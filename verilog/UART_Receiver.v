==> flow/design.v <==
module UART_Receiver #(
    parameter BAUD_RATE = 115200,
    parameter CLK_FREQ  = 100_000_000
)(
    input  wire        clk,
    input  wire        rst_n,
    input  wire        uart_rx,       
    output reg  [7:0]  rx_data,
    output reg         rx_valid
);
localparam CLK_DIV = CLK_FREQ / BAUD_RATE;
reg [15:0]  clk_cnt;
reg [3:0]   bit_cnt;
reg         rx_reg;
reg [7:0]   data_reg;
always @(posedge clk or negedge rst_n) begin
    if (!rst_n) begin
        clk_cnt  <= 0;
        bit_cnt  <= 0;
        rx_valid <= 0;
    end else begin
        if (!bit_cnt && !rx_reg && uart_rx) begin
            clk_cnt <= CLK_DIV/2;  
            bit_cnt <= 1;
        end
        if (bit_cnt) begin
            if (clk_cnt == CLK_DIV-1) begin
                clk_cnt <= 0;
                if (bit_cnt < 9) begin
                    data_reg[bit_cnt-1] <= uart_rx;  
                end
                bit_cnt <= bit_cnt + 1;
            end else begin
                clk_cnt <= clk_cnt + 1;
            end
            if (bit_cnt == 9) begin  
                rx_data  <= data_reg;
                rx_valid <= 1;
                bit_cnt  <= 0;
            end
        end
    end
end
endmodule
; ---- Reports on UART_Receiver
; The steps from the RTL of UART_Receiver to its reports follow in flow order.
; Line numbers count from 1 in the design file above.
; Operators: Yosys type, input widths -> output width; for muxes data width and select width s.
; Library cell names are shortened.
; A cell with n/a has no value.
[design]
top_module = UART_Receiver
clock = clk
library = sky130hd
corner = tt_025C_1v80

; ---- Word-level counts
; Counts by Yosys on the flattened word-level netlist (proc, flatten, opt, wreduce; memories kept). Register bits leave out memories and registers merged into their read ports (data or address). Print and check cells are left out. Cells with the same type and inputs are merged into one.
[word_totals]
regBits = 37
wordCells = 33
[op_classes]
n_addsub = 4
cmp = 1
n_eq = 2
shift = 2
muxes = 7
n_logic = 3
n_reduce_logical = 9
[ops]
columns = op, n
row1 = $mux 16, 3
row2 = $shift 1x33->8, 1
row3 = $shift 1x33->8 const A, 1
row4 = $neg 32->33, 1
row5 = $add 16x1->16 const B, 1
row6 = $eq 16x10->1 const B, 1
row7 = $mux 4, 4
row8 = $and 8x8->8, 1
row9 = $or 8x8->8, 1
row10 = $not 8->8, 1
row11 = $sub 4x1->5 const B, 1
row12 = $add 4x1->4 const B, 1
row13 = $lt 4x4->1 const B, 1
row14 = $eq 4x4->1 const B, 1
row15 = $logic_not 4->1, 1
row16 = $reduce_and 4->1, 1
row17 = $reduce_bool 4->1, 1
row18 = $reduce_and 3->1, 1
row19 = $logic_and 1x1->1, 2
row20 = $reduce_and 2->1, 1
row21 = $reduce_bool 2->1, 1
row22 = $logic_not 1->1, 1

; ---- Depth
; Longest topological path by Yosys (ltp), each cell counted once; first at word level (registers and memories cut), then after technology mapping (sequential cells cut; the memories' decode and read muxes count).
[depth]
depth_word = 7
abc_area = 0
mapped_depth = 13
ltp_nobuf = 11

; ---- Netlist
; Yosys stat after the flow's synthesis: flattened, memories mapped to cells. It holds for the ABC_AREA given above (unset counts as 0); a run with the other value may have another netlist.
; The area totals of this step are shown rounded.
[mapped]
mapped_cells = 192
mapped_area_um2 = 2160
seq_area_um2 = 1010
flip_flops = 37
buf_cells = 7
[types]
columns = type, n
row1 = dfrtp_1, 21
row2 = edfxtp_1, 16
row3 = ha_1, 12
row4 = mux2_1, 9
row5 = xor2_1, 10
row6 = nand3_1, 14
row7 = xnor2_1, 8
row8 = nand2_1, 18
row9 = buf_6, 5
row10 = nor2_1, 13
row11 = nor4_1, 7
row12 = and4_1, 4
row13 = nand4_1, 4
row14 = a21o_1, 3
row15 = o31ai_4, 1
row16 = nor4bb_1, 2
row17 = and3_1, 3
row18 = inv_1, 5
; Other cell types: 29; their cells: 37.

; ---- Timing after synthesis
; Source: OpenSTA report_checks on the synthesized netlist (no wires, ideal clock, input and output delay 20% of the period each), path of least setup slack; recovery checks are left aside. Register names are those of the netlist, which keeps one name where synthesis merged equal registers.
[synth_path]
path_type = flip-flop to flip-flop
start = register bit_cnt[0]
end = register data_reg[0]
clock_period_ns = 5.88
setup_time_ns = 0.262
launch_ns = 0.000
arrival_ns = 3.159
required_time_ns = 5.618
slack_ns = 2.459
path_delay_ns = 3.421
driving_pins = 14
path_buffers = 3
period_less_setup_slack_ns = 3.421
; "path_delay_ns" is the arrival time less input delay plus setup time.
; "driving_pins" counts driving pins, that of a launching flip-flop among them; a cell with two outputs on the path counts twice.
; "period_less_setup_slack_ns" is the clock period less the worst setup slack; recovery checks do not enter. This is arithmetic on one report: input and output delays are still those of the set period (20% each).
; The rows between start and end are the longest chain of elaborated cells between them; the timing report does not say that the signal goes this way. Where chains are equally long, one stands for them.
; A line is the first line of the expression or statement that the cell stems from. Yosys adds cells for indexed reads and writes and turns some case tables into memories.
; At most two assigning lines are given for a register; there are more.
; Lines with a computed index may be missing from the assigning lines.
; Ways into the end's enable are left out, as the timed path ends at the data pin.
[synth_between]
path_cell_list = dfrtp_1 > buf_6 > inv_1 > ha_1 > buf_6 > or3b_1 > buf_6 > inv_2 > ha_1 > or4_1 > nor4_1 > nand4_1 > nor4_1 > mux2_1
elab_chain_len = 6
cone_cells = 7
lines_between = 1
classes_between = add/sub (2); shift (2); logic (3)
[synth_lines]
columns = element, line_no
row1 = "start, declared", 13  ; reg [3:0]   bit_cnt;
row2 = "start, assigned", 19  ; bit_cnt  <= 0;
row3 = "start, assigned", 32  ; bit_cnt <= bit_cnt + 1;
row4 = $sub 4x1->5, 30  ; data_reg[bit_cnt-1] <= uart_rx;
row5 = $neg 32->33, 30
row6 = $shift 1x33->8, 30
row7 = $not 8->8, 30
row8 = $and 8x8->8, 30
row9 = $or 8x8->8, 30
row10 = "end, declared", 15  ; reg [7:0]   data_reg;

; ---- Worst path after layout
; From the final timing report of run B: the path of least setup slack in the routed layout; clock arrival at registers is part of the times.
[layout_path]
path_type = flip-flop to flip-flop
start = register bit_cnt[0]
end = register data_reg[2]
clock_period_ns = 2.44
setup_time_ns = 0.24
launch_ns = 0.28
arrival_ns = 3.16
required_time_ns = 2.48
slack_ns = -0.68
driving_pins = 13
path_buffers = 3
; The rows between start and end are the longest chain of elaborated cells between them; the timing report does not say that the signal goes this way. Where chains are equally long, one stands for them.
; At most two assigning lines are given for a register; there are more.
; Lines with a computed index may be missing from the assigning lines.
; Ways into the end's enable are left out, as the timed path ends at the data pin.
[layout_between]
path_cell_list = dfrtp_1 > buf_6 > inv_8 > ha_4 > or3b_4 > buf_6 > ha_4 > nor4b_4 > nand4_1 > buf_6 > nor4_4 > nand3_2 > mux2_4
elab_chain_len = 6
cone_cells = 7
lines_between = 1
classes_between = add/sub (2); shift (2); logic (3)
[layout_lines]
columns = element, line_no
row1 = "start, declared", 13  ; reg [3:0]   bit_cnt;
row2 = "start, assigned", 19  ; bit_cnt  <= 0;
row3 = "start, assigned", 32  ; bit_cnt <= bit_cnt + 1;
row4 = $sub 4x1->5, 30  ; data_reg[bit_cnt-1] <= uart_rx;
row5 = $neg 32->33, 30
row6 = $shift 1x33->8, 30
row7 = $not 8->8, 30
row8 = $and 8x8->8, 30
row9 = $or 8x8->8, 30
row10 = "end, declared", 15  ; reg [7:0]   data_reg;

Data sheet: physical implementation of UART_Receiver

Design UART_Receiver on sky130hd. What follows are 2 stored runs of the flow, each under its own settings; their order means nothing. The constraints put input and output delay at 20% of the set period each and load the outputs with 0.01 pF.
By "achievedPeriod_ns" is meant the clock period of the run minus its worst setup slack. This is arithmetic on one report: input and output delays are still those of the set period (20% each).
"worst_path_ns": the worst setup path's part of the clock period (all of it between registers, 20% less for each end at a port) less its slack. A launch clock that arrives late makes it longer, a capture clock that arrives late makes it shorter.
Values from the reports are rounded here.

# run A
==> flow/run.sh <==
#!/bin/bash
# the make line also repeats the synthesis and layout settings of config.mk as NAME=value (left out here)
make -C /OpenROAD-flow-scripts/flow DESIGN_CONFIG=/design/flow/config.mk WORK_HOME=/design/flow/orfs CLKGATE_MAP_FILE= finish
==> flow/config.mk <==
export PLATFORM = sky130hd
export DESIGN_NAME = UART_Receiver
export DESIGN_NICKNAME = UART_Receiver
export VERILOG_FILES = /design/flow/design.v
export SDC_FILE = /design/flow/constraint.sdc
export NUM_CORES = 4
export LEC_CHECK = 0
export ABC_AREA = 0
export CAP_MARGIN = 20
export CELL_PAD_IN_SITES_DETAIL_PLACEMENT = 1
export CELL_PAD_IN_SITES_GLOBAL_PLACEMENT = 1
export CORE_ASPECT_RATIO = 0.58
export CORE_MARGIN = 2
export CORE_UTILIZATION = 67
export CTS_CLUSTER_SIZE = 65
export GPL_TIMING_DRIVEN = 1
export MIN_ROUTING_LAYER = met1
export SLEW_MARGIN = 5
==> flow/constraint.sdc <==
create_clock -name core_clock -period 2.66 [get_ports {clk}]
set_input_delay 0.5320 -clock core_clock [delete_from_list [all_inputs] [get_ports {clk}]]
set_output_delay 0.5320 -clock core_clock [all_outputs]
set_load 0.01 [all_outputs]

==> run A: results <==
outcome="did not finish, placement stopped with GPL-0301"

# run B
==> flow/run.sh <==
#!/bin/bash
# the make line also repeats the synthesis and layout settings of config.mk as NAME=value (left out here)
make -C /OpenROAD-flow-scripts/flow DESIGN_CONFIG=/design/flow/config.mk WORK_HOME=/design/flow/orfs CLKGATE_MAP_FILE= finish
==> flow/config.mk <==
export PLATFORM = sky130hd
export DESIGN_NAME = UART_Receiver
export DESIGN_NICKNAME = UART_Receiver
export VERILOG_FILES = /design/flow/design.v
export SDC_FILE = /design/flow/constraint.sdc
export NUM_CORES = 4
export LEC_CHECK = 0
export CAP_MARGIN = 20
export CELL_PAD_IN_SITES_GLOBAL_PLACEMENT = 1
export CORE_MARGIN = 6
export CORE_UTILIZATION = 37
export CTS_CLUSTER_DIAMETER = 174
export GPL_TIMING_DRIVEN = 0
export SLEW_MARGIN = 0
==> flow/constraint.sdc <==
create_clock -name core_clock -period 2.44 [get_ports {clk}]
set_input_delay 0.4880 -clock core_clock [delete_from_list [all_inputs] [get_ports {clk}]]
set_output_delay 0.4880 -clock core_clock [all_outputs]
set_load 0.01 [all_outputs]

==> run B: results <==
achievedPeriod_ns=3.118
worst_path_ns=3.12
timing.worst_path_kind="flip-flop to flip-flop"
finish.stdcell_area_um2=2840
setup_tns_ns=-4.95
die_um2=7820
layout_utilization_frac=0.51
synthesis_area_um2=2160
worstSetupSlack_ns=-0.678
