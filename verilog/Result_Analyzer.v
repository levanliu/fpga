==> flow/design.v <==
module Result_Analyzer(
    input  wire        clk,
    input  wire        rst_n,
    input  wire [31:0] dut_response,
    input  wire [31:0] expected_data,
    input  wire        result_valid,
    output reg  [15:0] error_count,
    output wire [127:0] statistics
);
reg [31:0] total_latency;
reg [31:0] total_samples;
reg [31:0] min_latency;
reg [31:0] max_latency;
reg [31:0] latency_buffer[0:31];
reg [5:0]  write_ptr;
reg [31:0] sample_counter;
wire [31:0] average_latency;
wire [31:0] throughput;
always @(posedge clk or negedge rst_n) begin
    if (!rst_n) begin
        error_count <= 0;
        total_latency <= 0;
        total_samples <= 0;
        min_latency <= 32'hFFFFFFFF;
        max_latency <= 0;
        write_ptr <= 0;
        sample_counter <= 0;
    end else if (result_valid) begin
        if (dut_response !== expected_data) 
            error_count <= error_count + 1;
        if (latency_buffer[write_ptr] < min_latency)
            min_latency <= latency_buffer[write_ptr];
        if (latency_buffer[write_ptr] > max_latency)
            max_latency <= latency_buffer[write_ptr];
        total_latency <= total_latency + latency_buffer[write_ptr];
        total_samples <= total_samples + 1;
        write_ptr <= write_ptr + 1;
        sample_counter <= sample_counter + 1;
    end
end
assign average_latency = (total_samples != 0) ? total_latency / total_samples : 0;
assign throughput = sample_counter * 1000 / (total_latency + 1);  
assign statistics = {
    min_latency[31:16],   
    max_latency[31:16],   
    average_latency[31:16],  
    throughput[31:16],    
    min_latency[15:0],    
    max_latency[15:0],    
    average_latency[15:0],  
    throughput[15:0]      
};
endmodule
# From RTL to reports: Result_Analyzer
# Tool output for the design above, in the order of the flow.
# Line numbers count from 1 in the design file above.
# Operators carry their Yosys type and port widths (W data, S select, Z words).
# Cell names lack the library's common part.
# The mark - stands for no value.
[design] design="Result_Analyzer" clk_port="clk" library="sky130hd" lib_corner="tt_025C_1v80"

# After elaboration
# Counts by Yosys on the flattened word-level netlist (proc, flatten, opt, wreduce; memories kept). Register bits leave out memories and registers merged into their read ports (data or address); mux counts leave out enables and synchronous resets folded into registers. Print and check cells are left out. Cells with the same type and inputs are merged into one.
[word_totals] out_inout_bits=144 reg_bits=176 in_bits=67
[classes] eq_ne=1 div=2 addsub=5 mux=1 n_mul=1 compare=2 n_reduce_logical=4
[op_table] operator="$div A32 B32 Y32" count=2
[op_table] operator="$mul A32 B7 Y29 const B" count=1
[op_table] operator="$add A32 B1 Y32 const B" count=3
[op_table] operator="$add A32 B32 Y32 const B" count=1
[op_table] operator="$gt A32 B32 Y1 const A" count=1
[op_table] operator="$lt A32 B32 Y1 const A" count=1
[op_table] operator="$nex A32 B32 Y1" count=1
[op_table] operator="$reduce_bool A32 Y1" count=1
[op_table] operator="$mux W32" count=1
[op_table] operator="$add A16 B1 Y16 const B" count=1
[op_table] operator="$reduce_and A2 Y1" count=3

# Depth
# Longest topological path by Yosys (ltp), each cell counted once; first at word level (registers and memories cut), then after technology mapping (sequential cells cut; the memories' decode and read muxes count).
[logic_depth] ltp_word=2 ABC_AREA=0 mapped_depth=359 depth_no_buf=309

# Netlist
# The flow's flattened synthesis, as Yosys stat reports it; memories are mapped. The netlist is that of the ABC_AREA named above (0 if unset); the other value can give another one.
# Totals and module areas in this step are rounded.
[types] type="ha_1" count=556 type_area_um2=6.96E+03
[types] type="xnor2_1" count=289 type_area_um2=2.53E+03
[types] type="a21oi_1" count=474 type_area_um2=2.37E+03
[types] type="nor2_1" count=597 type_area_um2=2.24E+03
[types] type="nand2_1" count=529 type_area_um2=1.99E+03
[types] type="dfrtp_1" count=77 type_area_um2=1.93E+03
[types] type="fa_1" count=91 type_area_um2=1.82E+03
[types] type="a21o_1" count=226 type_area_um2=1.7E+03
[types] type="xor2_1" count=182 type_area_um2=1.59E+03
[types] type="o21ai_0" count=309 type_area_um2=1.55E+03
[types] type="o21a_1" count=148 type_area_um2=1.11E+03
[types] type="inv_1" count=224 type_area_um2=840.806
[types] type="nor3_1" count=151 type_area_um2=755.725
[types] type="nand3_1" count=143 type_area_um2=715.686
[types] type="mux2_2" count=63 type_area_um2=709.43
[types] type="a31oi_1" count=97 type_area_um2=606.832
[types] type="buf_4" count=72 type_area_um2=540.518
[types] type="nand2b_1" count=82 type_area_um2=512.992
# Not listed: further types 102, cells in them 1412.
[synth_totals] seqArea_um2=1927 cell_count=5722 ffs=77 synth_area_um2=41010

# Timing after synthesis
# Path of least setup slack by OpenSTA after synthesis, without wires, with an ideal clock, recovery checks aside; 20% of the period is set as input and as output delay. Where synthesis merged equal registers, the netlist keeps one of their names.
[synth_path] path_type="reg2out" start="register total_samples[0]" end="output statistics[16]" path_buffers=68 stages=327 arrival_ns=67.319 output_delay_ns=26.400 tclk_ns=132.0 path_delay_ns=67.319 t_first_pin_ns=0.000 slack_ns=38.281 synth_period_reached_ns=93.719
# "path_delay_ns" is the arrival time less input delay plus setup time.
# A path that ends at an output port has no setup time.
# "stages" counts driving pins, that of a launching flip-flop among them; a cell with two outputs on the path counts twice.
# "synth_period_reached_ns" = period - worst setup slack (recovery checks aside). The figure is calculated, with input and output delays left at 20% of the set period.
# Between the ends stands the longest chain of elaborated cells between them, by number of cells; it is not shown to be the way that was timed. Of several equally long chains one is given.
# Each line given opens the expression or statement behind the cell; cells for indexed reads and writes are added by Yosys, which also makes memories of some case tables.
[synth_via] path_cell_list="dfrtp_1 buf_2 buf_2 clkinv_1 clkbuf_1 clkbuf_1 clkbuf_1 ha_1 buf_2 buf_2 buf_1 nand2_1 nor3_1 ha_1 mux2_2 a21oi_1 nor2_1 ha_1 [... 291 more ...] a31oi_1 o221ai_1 o41a_1 a21oi_2 buf_2 mux2_2 ha_1 a21o_1 a21oi_1 nor2b_1 o21ai_0 nand2b_1 a21oi_1 nor2b_1 o21ai_0 nand2b_1 a221oi_1 a21oi_1" elab_chain_cells=2 cone_cells=3 lines_between=1
[synth_rtl] element="start, declared" line=11 text="reg [31:0] total_samples;"
[synth_rtl] element="start, assigned" line=23 text="total_samples <= 0;"
[synth_rtl] element="start, assigned" line=36 text="total_samples <= total_samples + 1;"
[synth_rtl] element="$div A32 B32 Y32" line=41 text="assign average_latency = (total_samples != 0) ? total_latency / total_samples : 0;"
[synth_rtl] element="$mux W32" line=41
[synth_rtl] element="end, declared" line=8 text="output wire [127:0] statistics"

# Path in the finished layout
# From the final timing report of run 1: the path of least setup slack in the routed layout; clock arrival at registers is part of the times.
[layout_path] path_type="reg2out" start="register total_samples[20]" end="output statistics[16]" output_delay_ns=11.32 slack_ns=-14.44 arrival_ns=59.72 tclk_ns=56.6 path_buffers=48 t_first_pin_ns=0.38 stages=323
# Between the ends stands the longest chain of elaborated cells between them, by number of cells; it is not shown to be the way that was timed. Of several equally long chains one is given.
[layout_via] path_cell_list="dfrtp_1 nor4_4 and4_4 nand3_4 nor3_4 ha_4 nor2_4 mux2_4 a21oi_4 nor2_2 ha_1 o31a_1 o21ai_2 mux2i_1 a21oi_1 nor2_1 ha_1 o211a_1 [... 287 more ...] a31oi_2 o221ai_2 o41a_1 a21oi_4 buf_4 buf_12 nand2_1 o22ai_1 a31oi_1 ha_1 buf_4 a21o_1 a21o_1 a21oi_1 o21ai_1 a221oi_2 a21oi_2 buf_2" elab_chain_cells=2 cone_cells=3 lines_between=1
[layout_rtl] element="start, declared" line=11 text="reg [31:0] total_samples;"
[layout_rtl] element="start, assigned" line=23 text="total_samples <= 0;"
[layout_rtl] element="start, assigned" line=36 text="total_samples <= total_samples + 1;"
[layout_rtl] element="$div A32 B32 Y32" line=41 text="assign average_latency = (total_samples != 0) ? total_latency / total_samples : 0;"
[layout_rtl] element="$mux W32" line=41
[layout_rtl] element="end, declared" line=8 text="output wire [127:0] statistics"

Data sheet: physical implementation of Result_Analyzer

Settings and measured results of 2 stored flow runs for module Result_Analyzer (sky130hd), not sorted in any way. The constraints put input and output delay at 20% of the set period each and load the outputs with 0.01 pF.
"period_less_ws_ns" means the clock period less the worst setup slack. The figure is calculated, with input and output delays left at 20% of the set period.
By "timing.worst_path_ns" is meant the share of the clock period that the worst setup path is allowed (20% is reserved at inputs, 20% at outputs), minus its slack. Clock arrival times at its registers enter into it.
"totalPower_uw" is the tool's figure for a default switching activity; nothing was simulated.
Results are given in rounded form.

[flow] run 1: files
==> flow/run.sh <==
#!/bin/bash
# the make line also repeats the synthesis and layout settings of config.mk as NAME=value (left out here)
make -C /OpenROAD-flow-scripts/flow DESIGN_CONFIG=/design/flow/config.mk WORK_HOME=/design/flow/orfs CLKGATE_MAP_FILE= finish
==> flow/config.mk <==
export PLATFORM = sky130hd
export DESIGN_NAME = Result_Analyzer
export DESIGN_NICKNAME = Result_Analyzer
export VERILOG_FILES = /design/flow/design.v
export SDC_FILE = /design/flow/constraint.sdc
export NUM_CORES = 4
export LEC_CHECK = 0
export CAP_MARGIN = 20
export CORE_MARGIN = 2
export CORE_UTILIZATION = 40
export SLEW_MARGIN = 20
==> flow/constraint.sdc <==
create_clock -name core_clock -period 56.6 [get_ports {clk}]
set_input_delay 11.3200 -clock core_clock [delete_from_list [all_inputs] [get_ports {clk}]]
set_output_delay 11.3200 -clock core_clock [all_outputs]
set_load 0.01 [all_outputs]

[flow] run 1: metrics
[metrics] layout_utilization_pct = 70.1
[metrics] timing.worst_path_ns = 59.72
[metrics] path_kind = reg2out
[metrics] total_die_area_um2 = 105100
[metrics] totalPower_uw = 1773
[metrics] period_less_ws_ns = 71.043
[metrics] setup_worst_slack_ns = -14.44
[metrics] layout_stdcell_area_um2 = 71310
[metrics] setupTns_ns = -53.04
[metrics] ys_area_um2 = 41010
[metrics] holdWs_ns = 0.488

[flow] run 2: files
==> flow/run.sh <==
#!/bin/bash
# the make line also repeats the synthesis and layout settings of config.mk as NAME=value (left out here)
make -C /OpenROAD-flow-scripts/flow DESIGN_CONFIG=/design/flow/config.mk WORK_HOME=/design/flow/orfs CLKGATE_MAP_FILE= finish
==> flow/config.mk <==
export PLATFORM = sky130hd
export DESIGN_NAME = Result_Analyzer
export DESIGN_NICKNAME = Result_Analyzer
export VERILOG_FILES = /design/flow/design.v
export SDC_FILE = /design/flow/constraint.sdc
export NUM_CORES = 4
export LEC_CHECK = 0
export ABC_AREA = 0
export CAP_MARGIN = 0
export CELL_PAD_IN_SITES_DETAIL_PLACEMENT = 0
export CORE_MARGIN = 2
export CORE_UTILIZATION = 19
export GPL_ROUTABILITY_DRIVEN = 1
export GPL_TIMING_DRIVEN = 1
export MAX_ROUTING_LAYER = met5
export MIN_ROUTING_LAYER = met1
export PLACE_DENSITY = 0.69
export SETUP_SLACK_MARGIN = -2.0
export SLEW_MARGIN = 20
==> flow/constraint.sdc <==
create_clock -name core_clock -period 63.9 [get_ports {clk}]
set_input_delay 12.7800 -clock core_clock [delete_from_list [all_inputs] [get_ports {clk}]]
set_output_delay 12.7800 -clock core_clock [all_outputs]
set_load 0.01 [all_outputs]

[flow] run 2: metrics
[metrics] setupTns_ns = -22.84
[metrics] total_die_area_um2 = 219600
[metrics] setup_worst_slack_ns = -8.708
[metrics] holdWs_ns = 0.487
[metrics] layout_stdcell_area_um2 = 67860
[metrics] totalPower_uw = 1508
[metrics] period_less_ws_ns = 72.608
[metrics] layout_utilization_pct = 31.6
[metrics] timing.worst_path_ns = 59.83
[metrics] path_kind = reg2out
[metrics] ys_area_um2 = 41010
